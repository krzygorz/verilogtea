==> flow/design.v <==
module tea_enc_dec (
    input [63:0] in,
    input [127:0] key,
    input mode,
    input write,
    input clk,
    output reg [63:0] out,
    output reg out_ready
);
    parameter rounds = 32;
    reg[31:0] sum;
    reg[5:0] round_counter;
    localparam DELTA = 32'h9E3779B9;
    function [31:0] tea_round_func (input[31:0] vhalf, input[63:0] khalf, input[31:0] sum);
        begin
            tea_round_func = ((vhalf << 4) + khalf[63:32]) ^
                             (vhalf + sum) ^
                             ((vhalf >> 5) + khalf[31:0]);
        end
    endfunction
    function [63:0] encrypt_cycle(input[63:0] v, input[127:0] k, input[63:0] sum);
        begin
            encrypt_cycle = v;
            encrypt_cycle[63:32] += tea_round_func(encrypt_cycle[31:0] , k[127:64], sum);
            encrypt_cycle[31:0]  += tea_round_func(encrypt_cycle[63:32], k[63:0],   sum);
        end
    endfunction
    function [63:0] decrypt_cycle(input[63:0] v, input[127:0] k, input [63:0] sum);
        begin
            decrypt_cycle = v;
            decrypt_cycle[31:0]  -= tea_round_func(decrypt_cycle[63:32], k[63:0],   sum);
            decrypt_cycle[63:32] -= tea_round_func(decrypt_cycle[31:0],  k[127:64], sum);
        end
    endfunction
    always@(posedge clk) begin
        if (write) begin
            round_counter <= 0;
            out <= in;
            sum <= mode ? (rounds)*DELTA : DELTA;
            out_ready <= 0;
        end else if (round_counter < rounds) begin
            round_counter <= round_counter + 1;
            if(mode == 0) begin
                out <= encrypt_cycle(out, key, sum);
                sum <= sum + DELTA;
            end else begin
                out <= decrypt_cycle(out, key, sum);
                sum <= sum - DELTA;
            end
        end else  
            out_ready <= 1;
    end
endmodule
module tea_interface(
    input [63:0] in,
    input mode,
    input reset,
    input write,
    input clk,
    output [63:0] out,
    output out_ready
);
    parameter swapbytes = 1;
    wire [63:0] encdec_out;
    wire [63:0] unswapped_in;
    reg[127:0] key;
    reg waiting_key;
    assign unswapped_in = swapbytes ? byteswap32_64(in) : in;
    assign out = swapbytes ? byteswap32_64(encdec_out) : encdec_out;
    reg enable_output;
    wire out_ready_unmasked;
    assign out_ready = enable_output && out_ready_unmasked;
    tea_enc_dec encdec(unswapped_in, key, mode, write, clk, encdec_out, out_ready_unmasked);
    function [31:0] byteswap32(input[31:0] x);
        byteswap32 = {x[7:0], x[15:8], x[23:16], x[31:24]};
    endfunction
    function [63:0] byteswap32_64(input[63:0] x);
        byteswap32_64 = {
            byteswap32(x[63:32]),
            byteswap32(x[31:0])
        };
    endfunction
    always@(posedge clk) begin
        if (reset) begin
            key[127:64] <= unswapped_in;
            waiting_key <= 1;
            enable_output <= 0;
        end else if (waiting_key) begin
            key[63:0] <= unswapped_in;
            waiting_key <= 0;
        end else if (write) begin
            enable_output <= 1;
        end
    end
endmodule
Reports on tea_interface
Tool output for the design above, in the order of the flow.
Line numbers count from 1 in the design file above.
Cell names lack the library's common part.
A cell with - has no value.
Set-up
  top: tea_interface
  clock input: clk
  standard-cell library: sky130hd
  timing corner: tt_025C_1v80

Word level
Yosys after proc, flatten, opt, wreduce and memory -nomap, before mapping. Memory bits, and registers merged into a memory's read port (data or address), are not among the register bits. Print and check cells are not counted. Equal cells are merged and count once.
Bit counts
  flip-flop bits (word level): 233
  output and inout bits: 65
  bits of input ports: 68
  elaborated cells: 49
Cells by class
  add/subtract/negate cells: 19
  reduce/logical cells: 4
  muxes and demuxes: 7
  order comparisons: 1
  bitwise logic cells: 10
Operators by type and width (count)
  32-bit adder: 10
  32-bit bitwise XOR: 8
  64-bit 2-to-1 mux: 3
  27-bit by 32-bit adder with 32-bit output: 4
  32-bit 2-to-1 mux: 3
  32-bit subtractor: 2
  32-bit adder (second input constant): 1
  32-bit subtractor (second input constant): 1
  31-bit 2-to-1 mux: 1
  6-bit by 1-bit adder with 6-bit output (second input constant): 1
  6-bit less-than comparator (second input constant): 1
  2-bit AND reduction: 2
  1-bit NOT: 2
  2-bit nonzero test: 1
  1-bit logical AND: 1

Depth
Depth = most cells in a row (Yosys ltp): at word level without a register or memory, in the mapped netlist without a sequential cell, where the memories' decode and read muxes count.
Logic depth
  depth in word-level cells: 11
  ABC_AREA: 0
  depth in mapped cells: 49
  gate-level depth less buffers: 49

Synthesis result
The flow's flattened synthesis, as Yosys stat reports it; memories are mapped. The netlist is that of the ABC_AREA named above (0 if unset); the other value can give another one.
Cell types
  edfxtp_1: count 224, area in all 6.73E+03 um^2
  ha_1: count 518, area in all 6.48E+03 um^2
  xnor2_1: count 613, area in all 5.37E+03 um^2
  a21oi_1: count 418, area in all 2.09E+03 um^2
  a21o_1: count 261, area in all 1.96E+03 um^2
  o21ai_0: count 227, area in all 1136.09 um^2
  xor2_1: count 122, area in all 1.07E+03 um^2
  nand2_1: count 243, area in all 912.125 um^2
  nor2_1: count 172, area in all 645.619 um^2
  inv_1: count 138, area in all 517.997 um^2
  o21bai_1: count 68, area in all 510.49 um^2
  o21a_1: count 52, area in all 390.374 um^2
  nand2b_1: count 59, area in all 369.104 um^2
  a211oi_1: count 49, area in all 367.853 um^2
  fa_1: count 17, area in all 340.326 um^2
  nand3_1: count 68, area in all 340.326 um^2
  nor2b_1: count 48, area in all 300.288 um^2
  a31oi_1: count 40, area in all 250.24 um^2
Not listed: further types 63, cells in them 454.
Mapped netlist
  flip-flop cells: 233
  buffer cells: 39
  synthesis area: 33243.1 um^2
  standard cells after synthesis: 3791
  sequential area: 6906.6 um^2
The figures by module come from a second, unflattened synthesis with its own total; it is not the netlist above.
Unflattened totals
  cell total of the unflattened synthesis: 3892
  area (unflattened synthesis): 33787.4 um^2
Rows give one instance, submodules left out.
By module
  tea_enc_dec: cells 3757, area 29872.4 um^2, sequential area 3022.9 um^2, times used 1
  tea_interface: cells 135, area 3915.0 um^2, sequential area 3883.7 um^2, times used 1

Worst setup path after synthesis
Path of least setup slack by OpenSTA after synthesis, without wires, with an ideal clock, recovery checks aside; 20% of the period is set as input and as output delay. Where synthesis merged equal registers, the netlist keeps one of their names.
Timing after synthesis
  path type: flip-flop to flip-flop
  start: register encdec.out[32]
  end: register encdec.out[63]
  arrival: 8.763 ns
  stages on the path: 45
  delay of the path: 9.056 ns
  slack: 2.344 ns
  data required time: 11.107 ns
  period: 11.4 ns
  buffers on the path: 0
  launch time at the first pin: 0.000 ns
  setup time: 0.293 ns
  synthesis period reached: 9.056 ns
"delay of the path" = arrival - input delay + setup time.
"stages on the path" counts driving pins, that of a launching flip-flop among them; a cell with two outputs on the path counts twice.
"synthesis period reached" is the clock period less the worst setup slack; recovery checks do not enter. This is arithmetic on one report: input and output delays are still those of the set period (20% each).
The rows between start and end are the longest chain of elaborated cells between them; the timing report does not say that the signal goes this way. Where chains are equally long, one stands for them.
Each line given opens the expression or statement behind the cell; cells for indexed reads and writes are added by Yosys, which also makes memories of some case tables.
A register here has more assigning lines than the two given.
On the way, after synthesis
  path through: edfxtp_1 -> ha_1 -> fa_1 -> a21o_1 -> a21o_1 -> a21oi_1 -> o21ai_1 -> a2111oi_0 -> o21bai_1 -> a21o_1 -> a21oi_1 -> xnor2_1 -> xnor2_1 -> ha_1 -> a21oi_1 -> o21ai_0 -> a41o_1 -> a21o_1 -> (+9 left out) -> o21ai_0 -> nand2b_1 -> a21o_1 -> a21oi_1 -> xnor2_1 -> ha_1 -> or3_1 -> o21ai_0 -> a21oi_1 -> a31o_2 -> o21ba_2 -> nor4_1 -> nor3_1 -> a221oi_1 -> o21ai_0 -> xnor3_1 -> xnor2_1 -> o31ai_2
  length of the longest elaborated chain: 11
  elaborated cells on any way between the ends: 15
  RTL lines with such cells: 9
  classes of those cells: add/sub (8); mux (3); logic (4)
Ends and longest elaborated chain, after synthesis
  start, declared: line 7  | output reg [63:0] out,
  start, assigned: line 38  | out <= in;
  start, assigned: line 44  | out <= encrypt_cycle(out, key, sum);
  32-bit adder: line 17  | (vhalf + sum) ^
  32-bit bitwise XOR (2 in a row): line 16  | tea_round_func = ((vhalf << 4) + khalf[63:32]) ^
  32-bit subtractor: line 31  | decrypt_cycle[31:0]  -= tea_round_func(decrypt_cycle[63:32], k[63:0],   sum);
  32-bit adder: line 17
  32-bit bitwise XOR (2 in a row): line 16
  32-bit subtractor: line 32  | decrypt_cycle[63:32] -= tea_round_func(decrypt_cycle[31:0],  k[127:64], sum);
  64-bit 2-to-1 mux: line 43  | if(mode == 0) begin
  64-bit 2-to-1 mux: line 41  | end else if (round_counter < rounds) begin
  64-bit 2-to-1 mux: line 36  | if (write) begin
  end, assigned: line 38
  end, assigned: line 44
  end, declared: line 7

Path in the finished layout
Path of least setup slack in the final report of flow run B (OpenROAD, finished layout, wires in). Where an end is a register, its clock arrival counts in the times.
Timing post-layout
  path type: flip-flop to flip-flop
  start: register encdec.out[38]
  end: register encdec.out[62]
  buffers on the path: 1
  arrival: 9.80 ns
  period: 11.0 ns
  data required time: 11.39 ns
  slack: 1.58 ns
  stages on the path: 40
  launch time at the first pin: 0.64 ns
  setup time: 0.24 ns
The rows between start and end are the longest chain of elaborated cells between them; the timing report does not say that the signal goes this way. Where chains are equally long, one stands for them.
A register here has more assigning lines than the two given.
On the way, post-layout
  path through: edfxtp_1 -> buf_4 -> ha_1 -> a21o_1 -> a311o_1 -> or3_4 -> a211o_1 -> a2111o_1 -> a221o_2 -> a21o_1 -> a21oi_1 -> xnor2_1 -> xnor2_1 -> ha_1 -> and3_1 -> nand2_2 -> nor3_1 -> o21ai_2 -> (+4 left out) -> xnor2_2 -> ha_4 -> o21a_1 -> nor2_2 -> nor2_1 -> nand2_1 -> o22ai_1 -> a21o_1 -> a21o_1 -> xnor2_1 -> xnor2_1 -> ha_1 -> a21o_1 -> o41a_1 -> nand3_1 -> a2111oi_0 -> a31o_1 -> a221o_1
  length of the longest elaborated chain: 11
  elaborated cells on any way between the ends: 16
  RTL lines with such cells: 9
  classes of those cells: add/sub (9); mux (3); logic (4)
Ends and longest elaborated chain, post-layout
  start, declared: line 7  | output reg [63:0] out,
  start, assigned: line 38  | out <= in;
  start, assigned: line 44  | out <= encrypt_cycle(out, key, sum);
  32-bit adder: line 17  | (vhalf + sum) ^
  32-bit bitwise XOR (2 in a row): line 16  | tea_round_func = ((vhalf << 4) + khalf[63:32]) ^
  32-bit subtractor: line 31  | decrypt_cycle[31:0]  -= tea_round_func(decrypt_cycle[63:32], k[63:0],   sum);
  32-bit adder: line 17
  32-bit bitwise XOR (2 in a row): line 16
  32-bit subtractor: line 32  | decrypt_cycle[63:32] -= tea_round_func(decrypt_cycle[31:0],  k[127:64], sum);
  64-bit 2-to-1 mux: line 43  | if(mode == 0) begin
  64-bit 2-to-1 mux: line 41  | end else if (round_counter < rounds) begin
  64-bit 2-to-1 mux: line 36  | if (write) begin
  end, assigned: line 38
  end, assigned: line 44
  end, declared: line 7

Subject: tea_interface on sky130hd, stored results

Hello all,

Record of 2 stored runs of the RTL-to-layout flow on tea_interface, platform sky130hd. The runs are unordered. Constraints: input delay and output delay 20% of the set period each, output load 0.01 pF.
"worst setup path time" = time allowed to the worst setup path (clock period - input delay - output delay, where it has them) - its slack; a late launch clock adds to it, a late capture clock takes from it.
[flow run A] settings: period_ns=5.95, CORE_UTILIZATION=54, PLACE_DENSITY_LB_ADDON=0.05, CORE_MARGIN=7, CELL_PAD_IN_SITES_DETAIL_PLACEMENT=1, ABC_AREA=0, GPL_ROUTABILITY_DRIVEN=1, CTS_CLUSTER_SIZE=70, MIN_ROUTING_LAYER=met1, CAP_MARGIN=20, SLEW_MARGIN=20
[flow run A] result: did not finish, placement stopped with DPL-0033
[flow run B] settings: period_ns=11.0, CORE_UTILIZATION=27, SETUP_SLACK_MARGIN=2.01, PLACE_DENSITY=0.52, CORE_MARGIN=8, TNS_END_PERCENT=5, GPL_TIMING_DRIVEN=0, GPL_ROUTABILITY_DRIVEN=1, CTS_CLUSTER_SIZE=40, MAX_ROUTING_LAYER=met5, CAP_MARGIN=20, SLEW_MARGIN=20
[flow run B] result: chip area after synthesis (Yosys) 33243.1 um^2, die area 134608.0 um^2, utilization 33.0 %, worst setup slack after layout 1.584 ns, total negative slack 0.000 ns, worst hold slack 0.461 ns, worst setup path time 9.42 ns, worst setup path kind flip-flop to flip-flop

Thanks
